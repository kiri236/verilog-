==> flow/design.v <==
module judge_zyq(CLK,row,col,out1,keypr);
	input [3:0] row;
	input [3:0] col;
	input CLK;
	output [4:0] out1;
	output keypr;
	reg keypr;
	reg [4:0]out;
	reg [4:0]out1;
	reg [2:0] cnt;
	initial begin
		cnt = 3'b000;
	end
	always @(posedge CLK)
	begin
		case({row,col})
			8'b11101110:begin out = 5'b00001; cnt = 3'b000; end 
			8'b11101101:begin out = 5'b00010;end 
			8'b11101011:begin out = 5'b00011;end 
			8'b11100111:begin out = 5'b01010;end 
			8'b11011110:begin out = 5'b00100; cnt = 3'b000;end 
			8'b11011101:out = 5'b00101; 
			8'b11011011:out = 5'b00110; 
			8'b11010111:out = 5'b01011; 
			8'b10111110:begin out = 5'b00111;cnt = 3'b000; end 
			8'b10111101:out = 5'b01000; 
			8'b10111011:out = 5'b01001; 
			8'b10110111:out = 5'b01100; 
			8'b01111110:begin out = 5'b01110; cnt = 3'b000; end 
			8'b01111101:out = 5'b00000; 
			8'b01111011:out = 5'b01111; 
			8'b01110111:out = 5'b01101; 
			default:cnt = cnt+1;
		endcase
		if(cnt==3'b100)
		begin
			keypr = 1'b0;
			out1 = 5'b10000;
		end
		else 
		begin
			keypr=1'b1;
			out1 = out;
		end
	end
endmodule
# == Tool chain data of judge_zyq ==
# What the tools print for judge_zyq, step after step.
# Line numbers count from 1 in the design file above.
# Operators carry their Yosys type and port widths (W data, S select, Z words).
# Cell names lack the library's common part.
# Not given: -
# inputs
top,judge_zyq
clock_port,CLK
cell_library,sky130hd
corner,tt_025C_1v80

# == Word-level counts ==
# Source: Yosys, flattened and elaborated, memories not mapped. Widths are those after wreduce; folded enables and synchronous resets count as part of the registers. Registers that Yosys merges into a memory's read port (data or address) are not register bits. Print and check cells do not count. Equal cells are merged and count once.
# word_totals
regBits,14
output_inout_bits,6
elab_cells,27
# op_classes
n_eq,17
reduce_and_logical,2
addsub,1
muxes,3
# op_table
cell,count
$eq A8 B8 Y1 const B,12
$pmux W5 S16,1
$eq A8 B7 Y1 const B,4
$reduce_or A12 Y1,1
$pmux W3 S2,1
$reduce_or A4 Y1,1
$add A3 B1 Y3 const B,1
$eq A3 B3 Y1 const B,1
$mux W1,1

# == Depth ==
# Depth = most cells in a row (Yosys ltp): at word level without a register or memory, in the mapped netlist without a sequential cell, where the memories' decode and read muxes count.
# depth
ltp_word,5
ABC_AREA,0
ltp_mapped,7

# == Synthesis result ==
# Source: synth_stat.txt of the flow (Yosys; design flattened, memories mapped). It holds for the ABC_AREA given above (unset counts as 0); a run with the other value may have another netlist.
# types
cell_type,count,type_area_um2
dfxtp_1,24,480.461
nand2_1,27,101.347
nand4b_4,3,71.318
o21ai_0,13,65.062
xnor2_1,5,43.792
o21ai_1,8,40.038
nand4b_1,4,35.034
buf_2,6,30.029
nand3b_1,4,30.029
a31oi_1,4,25.024
buf_4,3,22.522
or4_1,3,22.522
nand4_4,1,21.27
a21oi_1,4,20.019
nor3_1,4,20.019
nor2_1,5,18.768
xor2_1,2,17.517
a21o_1,2,15.014
# Other cell types: 24; their cells: 28.
# synth_totals
mapped_cells,150
seq_area_um2,480.5
n_buf,10
flip_flops,24
area_um2,1312.5

# == Path before layout ==
# Source: OpenSTA report_checks on the synthesized netlist (no wires, ideal clock, input and output delay 20% of the period each), path of least setup slack; recovery checks are left aside. Register names are those of the netlist, which keeps one name where synthesis merged equal registers.
# synth_path
kind,input to register
startpoint,in row[1]
endpoint,reg cnt[0]
launch_ps,388
clock_period_ps,1940
arrival_time_ps,1433
path_buffers,2
in_delay_ps,388
path_slack_ps,386
driving_pins,6
setup_ps,121
delay_ps,1166
period_less_setup_slack_ps,1554
# "delay_ps" = arrival - input delay + setup time.
# "driving_pins" counts driving pins, that of a launching flip-flop among them; a cell with two outputs on the path counts twice.
# "period_less_setup_slack_ps" = period - worst setup slack (recovery checks aside). The figure is calculated, with input and output delays left at 20% of the set period.
# The rows between start and end are the longest chain of elaborated cells between them; the timing report does not say that the signal goes this way. Where chains are equally long, one stands for them.
# A line is the first line of the expression or statement that the cell stems from. Yosys adds cells for indexed reads and writes and turns some case tables into memories.
# A register here has more assigning lines than the two given.
# synth_via
cell_sequence,buf_4 nand4b_2 nand4_4 nand2_1 buf_2 mux2_2
elab_chain_cells,3
# synth_lines
element,line,rtl
"start, declared",2,input [3:0] row;
$eq A8 B7 Y1,16,"case({row,col})"
$reduce_or A12 Y1,-,
$pmux W3 S2,16,
"end, assigned",17,8'b11101110:begin out = 5'b00001; cnt = 3'b000; end
"end, assigned",33,default:cnt = cnt+1;
"end, declared",10,reg [2:0] cnt;

# == Worst path after layout ==
# Path of least setup slack in the final report of run 1 (OpenROAD, finished layout, wires in). Where an end is a register, its clock arrival counts in the times.
# The path's times are printed in steps of 10 ps; the period is the one set.
# layout_path
kind,register to register
startpoint,reg cnt[0]
endpoint,reg out1[0]
path_slack_ps,380
launch_ps,330
path_buffers,0
arrival_time_ps,1480
setup_ps,70
clock_period_ps,1610
driving_pins,6
# The rows between start and end are the longest chain of elaborated cells between them; the timing report does not say that the signal goes this way. Where chains are equally long, one stands for them.
# A register here has more assigning lines than the two given.
# layout_via
cell_sequence,dfxtp_2 ha_4 xnor2_2 nor3b_2 a32o_2 a31oi_1
elab_chain_cells,3
# layout_lines
element,line,rtl
"start, declared",10,reg [2:0] cnt;
"start, assigned",17,8'b11101110:begin out = 5'b00001; cnt = 3'b000; end
"start, assigned",33,default:cnt = cnt+1;
$add A3 B1 Y3,33,
$pmux W3 S2,16,"case({row,col})"
$eq A3 B3 Y1,35,if(cnt==3'b100)
"end, assigned",38,out1 = 5'b10000;
"end, assigned",43,out1 = out;
"end, declared",5,output [4:0] out1;

# Measured results for judge_zyq: 2 stored runs of the Yosys and OpenROAD flow on sky130hd. The settings differ; the order carries no meaning. The constraints put input and output delay at 20% of the set period each and load the outputs with 0.01 pF.
# "timing.achieved_period_ps": clock period set for the run, less the worst setup slack. It is reckoned from that one timing run; input and output delays stay at 20% of the period that was set.
# "critical_path_time_ps": the worst setup path's part of the clock period (all of it between registers, 20% less for each end at a port) less its slack. A launch clock that arrives late makes it longer, a capture clock that arrives late makes it shorter.
# "design_power_uw": no workload was simulated; the value follows from the tool's default switching activity.
# "critical_path_time_ps" is known to 10 ps.
# Among the settings, -- means not set for that run.
run name,period_ns,SETUP_SLACK_MARGIN,CAP_MARGIN,CORE_MARGIN,CORE_UTILIZATION,SLEW_MARGIN,PLACE_DENSITY_LB_ADDON,CELL_PAD_IN_SITES_DETAIL_PLACEMENT,ABC_AREA,GPL_TIMING_DRIVEN,CTS_CLUSTER_DIAMETER,finalUtil_frac,finalCellArea_um2,final_setup_tns_ps,timing.setup.ws_ps,timing.achieved_period_ps,critical_path_time_ps,critical_path_kind,design_power_uw,post_synth_area_um2,die_footprint_um2,ws_hold_ps
run 1,1.61,0.48,20,2,40,20,--,--,--,--,--,0.612,1883.1,0,384,1226,1230,register to register,1920,1312.5,3755.2,450
run 2,1.27,--,20,8,16,35,0.03,1,0,0,27,0.241,1950.6,-30,-17,1287,1290,register to register,2655,1312.5,11357.2,322
