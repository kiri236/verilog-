==> flow/design.v <==
module debounce(
    input wire clk,           
    input wire reset,         
    input wire [3:0]button_in,     
    output reg [3:0]button_out     
);
    reg [15:0] counter;       
    reg button_sync_0;        
    reg button_sync_1;        
    always @(posedge clk or posedge reset) begin
        if (reset) begin
            button_sync_0 <= 0;
            button_sync_1 <= 0;
        end else begin
            button_sync_0 <= button_in;
            button_sync_1 <= button_sync_0;
        end
    end
    always @(posedge clk or posedge reset) begin
        if (reset) begin
            counter <= 0;
            button_out <= 0;
        end else if (button_sync_1 == button_out) begin
            counter <= 0;  
        end else begin
            counter <= counter + 1;
            if (counter == 16'hFFFF) begin
                button_out <= button_sync_1;  
            end
        end
    end
endmodule
From RTL to reports: debounce
What the tools print for debounce, step after step.
Lines are those of the file above, counted from 1.
The mark -- stands for no value.
Design
  design top: debounce
  clock port: clk
  cell library: sky130hd
  timing corner: tt_025C_1v80

After elaboration
Source: Yosys, flattened and elaborated, memories not mapped. Widths are those after wreduce. Registers that Yosys merges into a memory's read port (data or address) are not register bits. Print and check cells do not count. Equal cells are merged and count once.
Word-level totals
  bits in read-only memories: 0
  bits in registers: 19
  word width x clocked read ports: 0
  cells after elaboration: 10
  input port bits: 6
  RAM bits: 0
  latch bits: 0
  memory cells: 0
  output and inout bits: 4
Operators by class
  divide/modulo/power cells: 0
  bitwise operators: 1
  reduce/logical cells: 1
  add/sub/neg operators: 1
  shift operators: 0
  multiplexer cells: 1
  multipliers: 0
  equality and inequality tests: 2
  magnitude comparators: 0
Operators by type and width (count)
  adder 16 x 1 -> 16 bit (second input constant): 1
  equality test 16 bit (second input constant): 1
  two-way mux 16 bit: 1
  AND reduction 2 bit: 1
  equality test 1 bit: 1
  inverter 1 bit: 1

Depth
Yosys ltp: most cells in a row. Word level: on the elaborated netlist, between registers, memories and ports. Mapped: between sequential cells and ports; inverters and the memories' decode and read muxes count.
Logic depth
  word-level depth: 3
  ABC_AREA: 0
  mapped depth: 4
  depth with buffers taken out: 4

After synthesis
Yosys stat after the flow's synthesis: flattened, memories mapped to cells. It holds for the ABC_AREA given above (unset counts as 0); a run with the other value may have another netlist.
Cell types
  sky130_fd_sc_hd__dfrtp_1: count 19, area in all 475.456 µm²
  sky130_fd_sc_hd__a21oi_1: count 8, area in all 40.038 µm²
  sky130_fd_sc_hd__nand4_1: count 5, area in all 31.28 µm²
  sky130_fd_sc_hd__buf_4: count 4, area in all 30.029 µm²
  sky130_fd_sc_hd__mux2i_1: count 3, area in all 30.029 µm²
  sky130_fd_sc_hd__nand3_1: count 6, area in all 30.029 µm²
  sky130_fd_sc_hd__o31ai_1: count 4, area in all 30.029 µm²
  sky130_fd_sc_hd__or4_1: count 4, area in all 30.029 µm²
  sky130_fd_sc_hd__nand2_1: count 7, area in all 26.275 µm²
  sky130_fd_sc_hd__xor2_1: count 3, area in all 26.275 µm²
  sky130_fd_sc_hd__or3_1: count 4, area in all 25.024 µm²
  sky130_fd_sc_hd__o21ai_0: count 4, area in all 20.019 µm²
  sky130_fd_sc_hd__nand2b_1: count 3, area in all 18.768 µm²
  sky130_fd_sc_hd__nor4_1: count 3, area in all 18.768 µm²
  sky130_fd_sc_hd__xnor2_1: count 2, area in all 17.517 µm²
  sky130_fd_sc_hd__nor2_1: count 4, area in all 15.014 µm²
  sky130_fd_sc_hd__ha_1: count 1, area in all 12.512 µm²
  sky130_fd_sc_hd__nand4_2: count 1, area in all 12.512 µm²
Not listed: further types 7, cells in them 9.
Mapped netlist
  buffers: 6
  flip-flop cells: 19
  standard cells after synthesis: 94
  mapped area: 949.7 µm²
  sequential area: 475.5 µm²

Path before layout
Source: OpenSTA report_checks on the synthesized netlist (no wires, ideal clock, input and output delay 20% of the period each), path of least setup slack; recovery checks are left aside. Register names are those of the netlist, which keeps one name where synthesis merged equal registers.
Timing path after synthesis
  kind: register to register
  start: register counter[0]
  end: register button_out[0]
  library setup time: 0.128 ns
  launch time at the first pin: 0.000 ns
  path slack: 0.012 ns
  arrival: 1.401 ns
  clock period: 1.54 ns
  path buffers: 0
  stages: 5
  path delay: 1.529 ns
  data required time: 1.412 ns
  synthesis period reached: 1.528 ns
"path delay" = arrival - input delay + setup time.
"stages" counts driving pins, that of a launching flip-flop among them; a cell with two outputs on the path counts twice.
"synthesis period reached" = period - worst setup slack (recovery checks aside). The figure is calculated, with input and output delays left at 20% of the set period.
The rows between start and end are the longest chain of elaborated cells between them; the timing report does not say that the signal goes this way. Where chains are equally long, one stands for them.
A line is the first line of the expression or statement that the cell stems from. Yosys adds cells for indexed reads and writes and turns some case tables into memories.
At most two assigning lines are given for a register; there are more.
Between the ends, after synthesis
  cell sequence: sky130_fd_sc_hd__dfrtp_1 sky130_fd_sc_hd__ha_1 sky130_fd_sc_hd__nand3_1 sky130_fd_sc_hd__nor4_2 sky130_fd_sc_hd__mux2_1
  cells in the longest elaborated chain: 2
  elaborated cells between the ends (all ways): 2
  source lines of those cells: 1
  classes of those cells: eq/ne (1); reduce/logical (1)
Ends and longest elaborated chain, after synthesis
  from (decl): line 7  | reg [15:0] counter;
  from (assign): line 21  | counter <= 0;
  from (assign): line 26  | counter <= counter + 1;
  equality test 16 bit: line 27  | if (counter == 16'hFFFF) begin
  AND reduction 2 bit
  to (assign): line 22  | button_out <= 0;
  to (assign): line 28  | button_out <= button_sync_1;
  to (decl): line 5  | output reg [3:0]button_out

Worst path after layout
Path of least setup slack in the final report of run A (OpenROAD, finished layout, wires in). Where an end is a register, its clock arrival counts in the times.
Timing path post-layout
  kind: register to register
  start: register counter[1]
  end: register counter[10]
  clock period: 1.39 ns
  launch time at the first pin: 0.31 ns
  path slack: 0.01 ns
  stages: 5
  path buffers: 0
  library setup time: 0.06 ns
  arrival: 1.63 ns
  data required time: 1.64 ns
The rows between start and end are the longest chain of elaborated cells between them; the timing report does not say that the signal goes this way. Where chains are equally long, one stands for them.
At most two assigning lines are given for a register; there are more.
Between the ends, post-layout
  cell sequence: sky130_fd_sc_hd__dfrtp_1 sky130_fd_sc_hd__ha_4 sky130_fd_sc_hd__nand3_4 sky130_fd_sc_hd__or4_4 sky130_fd_sc_hd__a21oi_2
  cells in the longest elaborated chain: 2
  elaborated cells between the ends (all ways): 2
  source lines of those cells: 2
  classes of those cells: add/sub (1); mux (1)
Ends and longest elaborated chain, post-layout
  from (decl): line 7  | reg [15:0] counter;
  from (assign): line 21  | counter <= 0;
  from (assign): line 26  | counter <= counter + 1;
  adder 16 x 1 -> 16 bit: line 26
  two-way mux 16 bit: line 23  | end else if (button_sync_1 == button_out) begin
  to (assign): line 24  | counter <= 0;
  to (assign): line 26
  to (decl): line 7

Data sheet: physical implementation of debounce

Record of 2 stored runs of the RTL-to-layout flow on debounce, platform sky130hd. The runs are unordered. Constraints: input delay and output delay 20% of the set period each, output load 0.01 pF.
By "achieved clock period (ns)" is meant the clock period of the run minus its worst setup slack. This is arithmetic on one report: input and output delays are still those of the set period (20% each).
"worst setup path time (ns)" is the time allowed to the run's worst setup path (the clock period less input and output delay, where it has them) less its slack. Clock arrival times count: a late capture clock shortens it, a late launch clock lengthens it.
By "finish__power__total" is meant OpenSTA's value without simulated activity: inputs other than the clock are taken to toggle once in ten clock periods, and the tool carries that through the logic.

Flow files of run A
==> flow/run.sh <==
#!/bin/bash
# the make line also repeats the synthesis and layout settings of config.mk as NAME=value (left out here)
make -C /OpenROAD-flow-scripts/flow DESIGN_CONFIG=/design/flow/config.mk WORK_HOME=/design/flow/orfs CLKGATE_MAP_FILE= finish
==> flow/config.mk <==
export PLATFORM = sky130hd
export DESIGN_NAME = debounce
export DESIGN_NICKNAME = debounce
export VERILOG_FILES = /design/flow/design.v
export SDC_FILE = /design/flow/constraint.sdc
export NUM_CORES = 4
export LEC_CHECK = 0
export CAP_MARGIN = 20
export CORE_MARGIN = 2
export CORE_UTILIZATION = 40
export SLEW_MARGIN = 20
==> flow/constraint.sdc <==
create_clock -name core_clock -period 1.39 [get_ports {clk}]
set_input_delay 0.2780 -clock core_clock [delete_from_list [all_inputs] [get_ports {clk}]]
set_output_delay 0.2780 -clock core_clock [all_outputs]
set_load 0.01 [all_outputs]

report of run A
yosys chip area after synthesis (um^2): 949.7
finish__design__die__area: 2779.9
finish__design__instance__area__stdcell: 1251.2
finish__design__instance__utilization: 0.5602
finish__timing__setup__ws: 0.007
finish__timing__setup__tns: 0.000
finish__timing__hold__ws: 0.279
finish__power__total: 9.355e-04
achieved clock period (ns): 1.383
worst setup path time (ns): 1.38
worst setup path kind: register to register

Flow files of run B
==> flow/run.sh <==
#!/bin/bash
# the make line also repeats the synthesis and layout settings of config.mk as NAME=value (left out here)
make -C /OpenROAD-flow-scripts/flow DESIGN_CONFIG=/design/flow/config.mk WORK_HOME=/design/flow/orfs CLKGATE_MAP_FILE= finish
==> flow/config.mk <==
export PLATFORM = sky130hd
export DESIGN_NAME = debounce
export DESIGN_NICKNAME = debounce
export VERILOG_FILES = /design/flow/design.v
export SDC_FILE = /design/flow/constraint.sdc
export NUM_CORES = 4
export LEC_CHECK = 0
export CAP_MARGIN = 15
export CELL_PAD_IN_SITES_GLOBAL_PLACEMENT = 2
export CORE_ASPECT_RATIO = 0.81
export CORE_MARGIN = 2
export CORE_UTILIZATION = 46
export CTS_CLUSTER_DIAMETER = 290
export CTS_CLUSTER_SIZE = 78
export PLACE_DENSITY_LB_ADDON = 0.11
export SLEW_MARGIN = 25
export TNS_END_PERCENT = 60
==> flow/constraint.sdc <==
create_clock -name core_clock -period 1.17 [get_ports {clk}]
set_input_delay 0.2340 -clock core_clock [delete_from_list [all_inputs] [get_ports {clk}]]
set_output_delay 0.2340 -clock core_clock [all_outputs]
set_load 0.01 [all_outputs]

report of run B
yosys chip area after synthesis (um^2): 949.7
finish__design__die__area: 2446.1
finish__design__instance__area__stdcell: 1308.8
finish__design__instance__utilization: 0.6855
finish__timing__setup__ws: -0.244
finish__timing__setup__tns: -1.848
finish__timing__hold__ws: 0.234
finish__power__total: 1.108e-03
achieved clock period (ns): 1.414
worst setup path time (ns): 1.41
worst setup path kind: register to register
